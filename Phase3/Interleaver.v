==> flow/design.v <==
`timescale 1ns / 1ps
module Interleaver(
	input wire clock,
	input wire reset,
	input wire inputData,
	input wire inputValid,
	input wire [1:0] mode,
	output reg outputData,
	output reg outputValid
    );
	reg [287:0] wMEM, rMEM; 
	reg [8:0] writeCounter, i, q;
	wire [8:0] NCBPS;
	reg endflag2, endflag, read, flag;
	reg [8:0] Ind [287:0];
	integer k, p;
	assign NCBPS = (mode == 2'b00) ? 48 : 
			(mode == 2'b01) ? 96 :
			(mode == 2'b01) ? 192 :
			(mode == 2'b01) ? 288 : 288;
	always@(posedge clock)
	begin
		if(reset)
		begin
			writeCounter <= 0;
			read <= 0;
			endflag <= 0;
		end
		else if(inputValid)
		begin
			if(writeCounter != NCBPS)
			begin
				wMEM[writeCounter] <= inputData;
				writeCounter <= writeCounter + 1;
				if(writeCounter == NCBPS - 1)
				begin
					read <= 1;
					case(NCBPS)
						'd48: rMEM <= {inputData, wMEM[46:0]};
						'd96: rMEM <= {inputData, wMEM[94:0]};
						'd192: rMEM <= {inputData, wMEM[190:0]};
						'd288: rMEM <= {inputData, wMEM[286:0]};
					endcase
					case(mode)
					2'b00: begin
							for(k = 0; k < 48; k = k + 1)
							begin
								Ind[k] <= 16 * k - (48 - 1)*(16 * k / 48);
							end
					end
					2'b01: begin
							for(k = 0; k < 96; k = k + 1)
							begin
								Ind[k] <= 16 * k - (96 - 1)*(16 * k / 96);
							end
					end
					2'b10: begin
							for(k = 0; k < 192; k = k + 1)
							begin
								p = 2 * (k/2) + ((k + 16 * k / 192) % 2);
								Ind[k] <= 16 * p - (192 - 1)*(16 * p / 192);
							end
					end
					2'b11: begin
							for(k = 0; k < 288; k = k + 1)
							begin
								p = 3 * (k/3) + ((k + 16 * k / 288) % 3);
								Ind[k] <= 16 * p - (288 - 1)*(16 * p / 288);
							end
					end
				endcase
				end	
			end
			else
			begin
				wMEM[0] <= inputData;
				writeCounter <= 1;
			end
		end
		else if(~inputValid && read == 1)
			endflag <= 1;
	end
	always@(posedge clock)
	begin
		if(reset)
		begin
			q <= 2;
			i <= 16;
			flag <= 1;
			endflag2 <= 0;
		end
		else 
		begin
			if(read)
			begin
				if(flag)
				begin
					outputData <= rMEM[0];
					outputValid <= 1;
					flag <= 0;
				end
				else if(outputValid)
				begin
					if(q != (NCBPS + 1))
					begin
						q <= q + 1;
						i <= Ind[q];
						outputData <= rMEM[i];
					end
					else
					begin
						if(endflag)
						begin
							endflag2 <= 1;
						end
						q <= 2;
						i <= 16;
						if(~endflag2)
						begin
							outputData <= rMEM[0];
							outputValid <= 1;
						end
						else
						begin
							outputData <= 0;
							outputValid <= 0;
						end
					end
				end
			end
		end
	end
endmodule 
# Reports on Interleaver
# Tool output for the design above, in the order of the flow.
# Line numbers count from 1 in the design file above.
# Cell names lack the library's common part.
# A cell with n/a has no value.
# setup
top	Interleaver
clock	clock
library	sky130hd
corner	tt_025C_1v80

# After elaboration
# Source: Yosys, flattened and elaborated. Widths are those after wreduce. Registers that Yosys merges into a memory's read port (data or address) are not register bits. Print and check cells do not count.
# word_totals
regBits	2310
in_bits	6
out_inout_bits	2
word_cells	738
# op_classes
addsub	5
n_eq	297
shifts	3
muxes	204
n_logic	7
n_reduce_logical	21
# op_table
op	n
9-bit case mux with 288-bit select	1
9-bit case mux with 2-bit select	99
9-bit case mux with 3-bit select	54
9-bit case mux with 4-bit select	36
9-bit by 8-bit equality test with 1-bit output (second input constant)	129
288-bit case mux with 4-bit select	1
9-bit by 7-bit equality test with 1-bit output (second input constant)	65
9-bit by 6-bit equality test with 1-bit output (second input constant)	33
9-bit equality test (second input constant)	33
1-bit by 10-bit variable shift with 288-bit output	1
1-bit by 10-bit variable shift with 288-bit output (first input constant)	1
288-bit AND	1
288-bit OR	1
288-bit by 9-bit indexed select with 1-bit output	1
288-bit NOT	1
9-bit by 5-bit equality test with 1-bit output (second input constant)	16
9-bit by 4-bit equality test with 1-bit output (second input constant)	8
9-bit 2-to-1 mux	5
9-bit by 3-bit equality test with 1-bit output (second input constant)	4
9-bit by 32-bit equality test with 1-bit output	1
5-bit AND reduction	4
9-bit by 1-bit adder with 9-bit output (second input constant)	2
9-bit by 2-bit equality test with 1-bit output (second input constant)	2
3-bit AND reduction	4
9-bit by 1-bit adder with 10-bit output (second input constant)	1
9-bit by 1-bit subtractor with 10-bit output (second input constant)	1
9-bit by 10-bit inequality test with 1-bit output	1
9-bit negator with 10-bit output	1
# Not listed: further kinds 16, cells in them 30.

# Longest topological paths
# Depth = most cells in a row (Yosys ltp): at word level without a register or memory, in the mapped netlist without a sequential cell, where the memories' decode and read muxes count.
# logic_depth
depth_word	8
abc_area	0
ltp_mapped	13
mapped_depth_nobuf	10

# Mapped cells and area
# The flow's flattened synthesis, as Yosys stat reports it; memories are mapped. The netlist is that of the ABC_AREA named above (0 if unset); the other value can give another one.
# by_type
type	n	type_area_um2
edfxtp_1	599	1.8E+04
mux2_2	296	3.33E+03
mux4_2	67	1.51E+03
and2_1	201	1.26E+03
nor2_1	267	1E+03
nand2_1	262	983.443
dfxtp_1	31	620.595
a21oi_1	106	530.509
clkbuf_1	135	506.736
nor2b_1	64	400.384
nand3_1	72	360.346
mux2i_1	33	330.317
buf_2	64	320.307
o22ai_1	50	312.8
o21ai_0	58	290.278
nor3_1	45	225.216
a22oi_1	29	217.709
ha_1	14	175.168
# Not listed: further types 77, cells in them 432.
# mapped
cell_count	2825
synth_area_um2	33744.9
seqArea_um2	18607.8
ff_cells	630
buffers	227

# Timing after synthesis
# Path of least setup slack by OpenSTA after synthesis, without wires, with an ideal clock, recovery checks aside; 20% of the period is set as input and as output delay. Where synthesis merged equal registers, the netlist keeps one of their names.
# synth_path
path_type	input port to flip-flop
from	in mode[1]
to	reg wMEM[100]
tclk_ns	19.5
in_delay_ns	3.900
setup_ns	0.938
launch_ns	3.900
t_arrival_ns	16.910
required_time_ns	18.562
slack_ns	1.652
delay_ns	13.948
driving_pins	10
path_buffers	1
synth_period_reached_ns	17.848
# "delay_ns" = arrival - input delay + setup time.
# "driving_pins": output pins that drive a net of the path, with the launching flip-flop's if there is one; two outputs of one cell count as two.
# "synth_period_reached_ns" = period - worst setup slack (recovery checks aside). The figure is calculated, with input and output delays left at 20% of the set period.
# The rows between start and end are the longest chain of elaborated cells between them; the timing report does not say that the signal goes this way. Where chains are equally long, one stands for them.
# A line is the first line of the expression or statement that the cell stems from. Yosys adds cells for indexed reads and writes and turns some case tables into memories.
# synth_via
cell_sequence	inv_1 ha_1 clkbuf_1 nor2_1 inv_1 nor3b_1 o21bai_1 nor3_2 nand2b_1 nor2_1
elab_chain_cells	5
cells_between	6
cone_classes	2 x eq/ne; 2 x mux; 2 x reduce/logical
# synth_lines
item	line	text
start, declared	7	input wire [1:0] mode,
2-bit by 1-bit equality test with 1-bit output	18	(mode == 2'b01) ? 96 :
9-bit 2-to-1 mux	18
9-bit 2-to-1 mux	17	assign NCBPS = (mode == 2'b00) ? 48 :
9-bit inequality test	31	if(writeCounter != NCBPS)
3-bit AND reduction	n/a
end, assigned	33	wMEM[writeCounter] <= inputData;
end, declared	11	reg [287:0] wMEM, rMEM;

# Timing after layout
# From the final timing report of flow run A: the path of least setup slack in the routed layout; clock arrival at registers is part of the times.
# layout_path
path_type	input port to flip-flop
from	in mode[1]
to	reg rMEM[193]
tclk_ns	24.7
in_delay_ns	4.94
setup_ns	0.37
launch_ns	4.94
t_arrival_ns	10.09
required_time_ns	24.95
slack_ns	14.85
driving_pins	13
path_buffers	3
# The rows between start and end are the longest chain of elaborated cells between them; the timing report does not say that the signal goes this way. Where chains are equally long, one stands for them.
# At most two assigning lines are given for a register; there are more.
# Only ways into the end's enable, where the timed path ends, are counted here.
# layout_via
cell_sequence	clkdlybuf4s50_1 inv_1 ha_1 nor2_4 buf_4 inv_1 nor3b_1 o21bai_1 nor3_2 nand2b_1 or4_1 clkinv_8 buf_4
elab_chain_cells	6
cells_between	13
cone_classes	1 x add/sub; 7 x eq/ne; 2 x mux; 3 x reduce/logical
# layout_lines
item	line	text
start, declared	7	input wire [1:0] mode,
2-bit by 1-bit equality test with 1-bit output	18	(mode == 2'b01) ? 96 :
9-bit 2-to-1 mux	18
9-bit 2-to-1 mux	17	assign NCBPS = (mode == 2'b00) ? 48 :
9-bit by 1-bit subtractor with 10-bit output	35	if(writeCounter == NCBPS - 1)
9-bit by 32-bit equality test with 1-bit output	35
5-bit AND reduction	n/a
end, assigned	39	'd48: rMEM <= {inputData, wMEM[46:0]};
end, assigned	40	'd96: rMEM <= {inputData, wMEM[94:0]};
end, declared	11	reg [287:0] wMEM, rMEM;

# Measured results for Interleaver: 2 stored runs of the Yosys and OpenROAD flow on sky130hd. The settings differ; the order carries no meaning. The constraints put input and output delay at 20% of the set period each and load the outputs with 0.01 pF.
# "clock_period_reached_ns" = clock period - worst setup slack. The figure is calculated, with input and output delays left at 20% of the set period.
# "worst_path_time_ns" is the time allowed to the run's worst setup path (the clock period less input and output delay, where it has them) less its slack. Clock arrival times count: a late capture clock shortens it, a late launch clock lengthens it.
# "final_power_uw" rests on the timing tool's default activity at the inputs, not on a simulated workload.
# Settings: n/a = not set for that run.
name,flow run A,flow run B
period_ns,24.7,28.5
CORE_UTILIZATION,39,26
PLACE_DENSITY_LB_ADDON,0.0,0.23
CORE_ASPECT_RATIO,0.97,n/a
CORE_MARGIN,3,2
CELL_PAD_IN_SITES_GLOBAL_PLACEMENT,1,n/a
ABC_AREA,0,n/a
MAX_ROUTING_LAYER,met4,met5
CAP_MARGIN,20,25
SLEW_MARGIN,20,25
SETUP_SLACK_MARGIN,n/a,5.0
CELL_PAD_IN_SITES_DETAIL_PLACEMENT,n/a,1
TNS_END_PERCENT,n/a,5
CTS_CLUSTER_DIAMETER,n/a,185
MIN_ROUTING_LAYER,n/a,met1
yosys.chip_area_um2,33744.9,33744.9
post_route_util_frac,0.438,0.296
final_setup_tns_ns,0.000,0.000
final_power_uw,2326,2057
worst_path_time_ns,4.91,4.71
timing.worst_path_kind,input port to flip-flop,input port to flip-flop
hold_worst_slack_ns,0.435,0.446
worstSetupSlack_ns,14.854,18.093
post_route_stdcell_area_um2,37313.3,38206.6
total_die_area_um2,90091.0,132685.0
clock_period_reached_ns,9.846,10.407
