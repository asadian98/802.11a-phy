==> flow/design.v <==
`timescale 1ns / 1ps
module Serial2Parallel(
	input wire clock,
	input wire reset,
	input wire data_in,
	input wire [1:0] mode,				 
	input wire data_in_valid,
	input wire read_en,
	output reg [1:0] data_out,
	output reg data_out_valid
    );
reg [500:0] MEM;  
reg [1:0] counter; 
reg [13:0] writeCounter, readCounter;
always@(posedge clock)
begin
	if(reset)
	begin
		writeCounter <= 0;
		counter <= 0;
	end
	else if(data_in_valid)
	begin
		case(mode)  
			0:begin
				MEM[writeCounter] <= data_in;
				writeCounter <= writeCounter + 1;
			end
			1:begin
				if(counter == 3)
				begin
					MEM[writeCounter] <= data_in;
					writeCounter <= writeCounter + 1;
					counter <= 0;
				end
				else if(counter == 2)
				begin
					MEM[writeCounter] <= data_in;
					MEM[writeCounter+1] <= 0;
					MEM[writeCounter+2] <= 0;
					writeCounter <= writeCounter + 3;
					counter <= 3;
				end
				else
				begin
					counter <= counter + 1;
					MEM[writeCounter] <= data_in;
					writeCounter <= writeCounter + 1;
				end
			end
			2:begin
				if(counter == 2)
				begin
					MEM[writeCounter] <= data_in;
					MEM[writeCounter+1] <= 0;
					writeCounter <= writeCounter + 2;
					counter <= 0;
				end
				else
				begin
					counter <= counter + 1;
					MEM[writeCounter] <= data_in;
					writeCounter <= writeCounter + 1;
				end
			end
		endcase
	end
end
always@(posedge clock)
begin
	if(reset)
	begin
		readCounter <= 0;
		data_out_valid <= 0;
		data_out <= 0;
	end
	else if(read_en)
	begin
		data_out <= {MEM[readCounter+1], MEM[readCounter]};
		readCounter <= readCounter + 2;
		data_out_valid <= 1;
	end
end
endmodule
Step by step through the tools: Serial2Parallel

The steps from the RTL of Serial2Parallel to its reports follow in flow order.
Line numbers count from 1 in the design file above.
Operators: Yosys type, input widths -> output width; for muxes data width and select width s.
Cell names lack the library's common part.
Not given: -

Top module: Serial2Parallel
Clock input: clock
Cell library: sky130hd
Timing corner: tt_025C_1v80

Word-level counts

Yosys after proc, flatten, opt, wreduce and memory -nomap, before mapping. Memory bits, and registers merged into a memory's read port (data or address), are not among the register bits. Print and check cells are not counted. Equal cells are merged and count once.

Add/subtract/negate cells: 9
Eq/ne operators: 4
Shift operators: 8
Mux-type cells: 12
Bitwise gates (word level): 10
Reductions and logical operators: 6

Operators with widths:

| operator                 | number |
| $shift 1x33->501 const A | 4 |
| $and 501x501->501        | 3 |
| $or 501x501->501         | 3 |
| $not 501->501            | 3 |
| $pmux 501 s3             | 1 |
| $mux 501                 | 3 |
| $shift 1x15->501         | 1 |
| $shift 1x15->501 const A | 1 |
| $shiftx 501x14->1        | 1 |
| $shiftx 501x16->1        | 1 |
| $neg 32->33              | 2 |
| $pmux 14 s3              | 1 |
| $mux 14                  | 3 |
| $add 14x1->15 const B    | 2 |
| $add 14x2->14 const B    | 2 |
| $add 14x2->15 const B    | 1 |
| $neg 14->15              | 1 |
| $eq 2x2->1 const B       | 3 |
| $mux 2                   | 3 |
| $reduce_and 2->1         | 2 |
| $pmux 2 s2               | 1 |
| $reduce_and 3->1         | 1 |
| $reduce_bool 3->1        | 1 |
| $add 2x1->2 const B      | 1 |
| $eq 2x1->1 const B       | 1 |
| $logic_not 2->1          | 1 |
| $reduce_bool 2->1        | 1 |
| $not 1->1                | 1 |

Register bits: 534
Output and inout bits: 3

Depth

Depth = most cells in a row (Yosys ltp): at word level without a register or memory, in the mapped netlist without a sequential cell, where the memories' decode and read muxes count.

Word-level depth: 12
ABC_AREA: 0
Depth in mapped cells: 18
Gate-level depth less buffers: 14

After synthesis

Yosys stat after the flow's synthesis: flattened, memories mapped to cells. It holds for the ABC_AREA given above (unset counts as 0); a run with the other value may have another netlist.
Totals and module areas in this step are rounded.

Cells by type:

| cell     | number | total area (um2) |
| edfxtp_1 | 501    | 1.5E+04 |
| o21ai_0  | 774    | 3.87E+03 |
| a21oi_1  | 766    | 3.83E+03 |
| nand3_1  | 619    | 3.1E+03 |
| mux4_2   | 115    | 2.59E+03 |
| clkbuf_1 | 400    | 1501.44 |
| nor2_1   | 294    | 1.1E+03 |
| mux2_2   | 80     | 900.864 |
| nand2_1  | 210    | 788.256 |
| dfxtp_1  | 29     | 580.557 |
| o211ai_1 | 71     | 533.011 |
| nor3_1   | 91     | 455.437 |
| mux2i_1  | 45     | 450.432 |
| a31oi_1  | 71     | 444.176 |
| a221oi_1 | 42     | 367.853 |
| buf_2    | 69     | 345.331 |
| nand4_1  | 45     | 281.52 |
| o221a_1  | 25     | 281.52 |

Other cell types: 83; their cells: 610.

Standard cells after synthesis: 4857
Cell area after synthesis: 41100 um2
Sequential area: 15600 um2
Mapped flip-flops: 530
Buffer cells: 538

Timing after synthesis

OpenSTA on the mapped netlist: ideal clock, no wires. The path of least setup slack (recovery checks aside). Input and output delay are each 20% of the period. Register names are those of the netlist, which keeps one name where synthesis merged equal registers.

Path kind: input port to flip-flop
From: in mode[0]
To: reg MEM[0]
Clock period: 32000 ps
Library setup time: 1379 ps
Time at the first pin: 6400 ps
Arrival: 27621 ps
Required time: 30621 ps
Slack: 3000 ps
Path delay: 22600 ps
Driving pins on the path: 4
Path buffers: 1
Synthesis period reached: 29000 ps

"path delay" is the arrival time less input delay plus setup time.
"driving pins on the path": output pins that drive a net of the path, with the launching flip-flop's if there is one; two outputs of one cell count as two.
"synthesis period reached" = period - worst setup slack (recovery checks aside). The figure is calculated, with input and output delays left at 20% of the set period.
Between the ends stands the longest chain of elaborated cells between them, by number of cells; it is not shown to be the way that was timed. Of several equally long chains one is given.
Each line given opens the expression or statement behind the cell; cells for indexed reads and writes are added by Yosys, which also makes memories of some case tables.
Lines with a computed index may be missing from the assigning lines.
The path ends at the enable pin of a flip-flop; only ways to that pin are counted.

Cells stage by stage: ha_1 -> nand2b_1 -> clkbuf_1 -> nor2_1
Cells in the longest elaborated chain: 3

RTL lines, path after synthesis:

| item              | RTL line | RTL |
| start, declared   | 6        | `input wire [1:0] mode,` |
| $eq 2x2->1        | 24       | `case(mode)` |
| $reduce_bool 3->1 | -        |  |
| $reduce_and 3->1  | -        |  |
| end, declared     | 12       | `reg [500:0] MEM;` |

Path in the finished layout

From the final timing report of run 1: the path of least setup slack in the routed layout; clock arrival at registers is part of the times.
The path's times are printed in steps of 10 ps; the period is the one set.

Path kind: input port to flip-flop
From: in mode[0]
To: reg MEM[29]
Clock period: 32900 ps
Library setup time: 280 ps
Time at the first pin: 6580 ps
Arrival: 11490 ps
Required time: 33290 ps
Slack: 21800 ps
Driving pins on the path: 10
Path buffers: 4

Between the ends stands the longest chain of elaborated cells between them, by number of cells; it is not shown to be the way that was timed. Of several equally long chains one is given.
Lines with a computed index may be missing from the assigning lines.
The path ends at the data pin of a flip-flop with enable; ways to the enable are not counted.

Cells stage by stage: clkdlybuf4s50_1 -> inv_1 -> ha_1 -> nor3_2 -> buf_12 -> buf_4 -> buf_4 -> a21oi_1 -> o21ai_0 -> a21oi_1
Cells in the longest elaborated chain: 2

RTL lines, path post-layout:

| item            | RTL line | RTL |
| start, declared | 6        | `input wire [1:0] mode,` |
| $eq 2x2->1      | 24       | `case(mode)` |
| $pmux 501 s3    | 24       |  |
| end, declared   | 12       | `reg [500:0] MEM;` |

Top module Serial2Parallel; platform sky130hd; tools Yosys and OpenROAD; 2 stored runs in no particular order. Input and output delays are each 20% of the period that was set; the output load is 0.01 pF.
"worst setup path time": the worst setup path's part of the clock period (all of it between registers, 20% less for each end at a port) less its slack. A launch clock that arrives late makes it longer, a capture clock that arrives late makes it shorter.
"total power of the final layout" is the tool's figure for a default switching activity; nothing was simulated.
"worst setup path time" is given in steps of 10 ps.
The measured numbers are rounded.
Among the settings, . means not set for that run.
Results: . = not shown.

| item                                  | run 1                   | run 2 |
| period_ns                             | 32.9                    | 34.7  |
| SETUP_SLACK_MARGIN                    | 5.0                     | .     |
| CAP_MARGIN                            | 20                      | 20    |
| CORE_MARGIN                           | 2                       | 6     |
| CORE_UTILIZATION                      | 40                      | 43    |
| SLEW_MARGIN                           | 20                      | 20    |
| PLACE_DENSITY_LB_ADDON                | .                       | 0.06  |
| TNS_END_PERCENT                       | .                       | 60    |
| GPL_TIMING_DRIVEN                     | .                       | 0     |
| GPL_ROUTABILITY_DRIVEN                | .                       | 0     |
| CTS_CLUSTER_DIAMETER                  | .                       | 111   |
| post-synthesis cell area (um2)        | 41100                   | .     |
| full die area (um2)                   | 105000                  | .     |
| final design utilization              | 0.44                    | .     |
| setup slack of the critical path (ps) | 21800                   | .     |
| total negative setup slack (ps)       | 0                       | .     |
| total power of the final layout (µW)  | 2140                    | .     |
| worst setup path time (ps)            | 4520                    | .     |
| worst setup path kind                 | input port to flip-flop | .     |

Run 2: incomplete, routing halted on GRT-0116
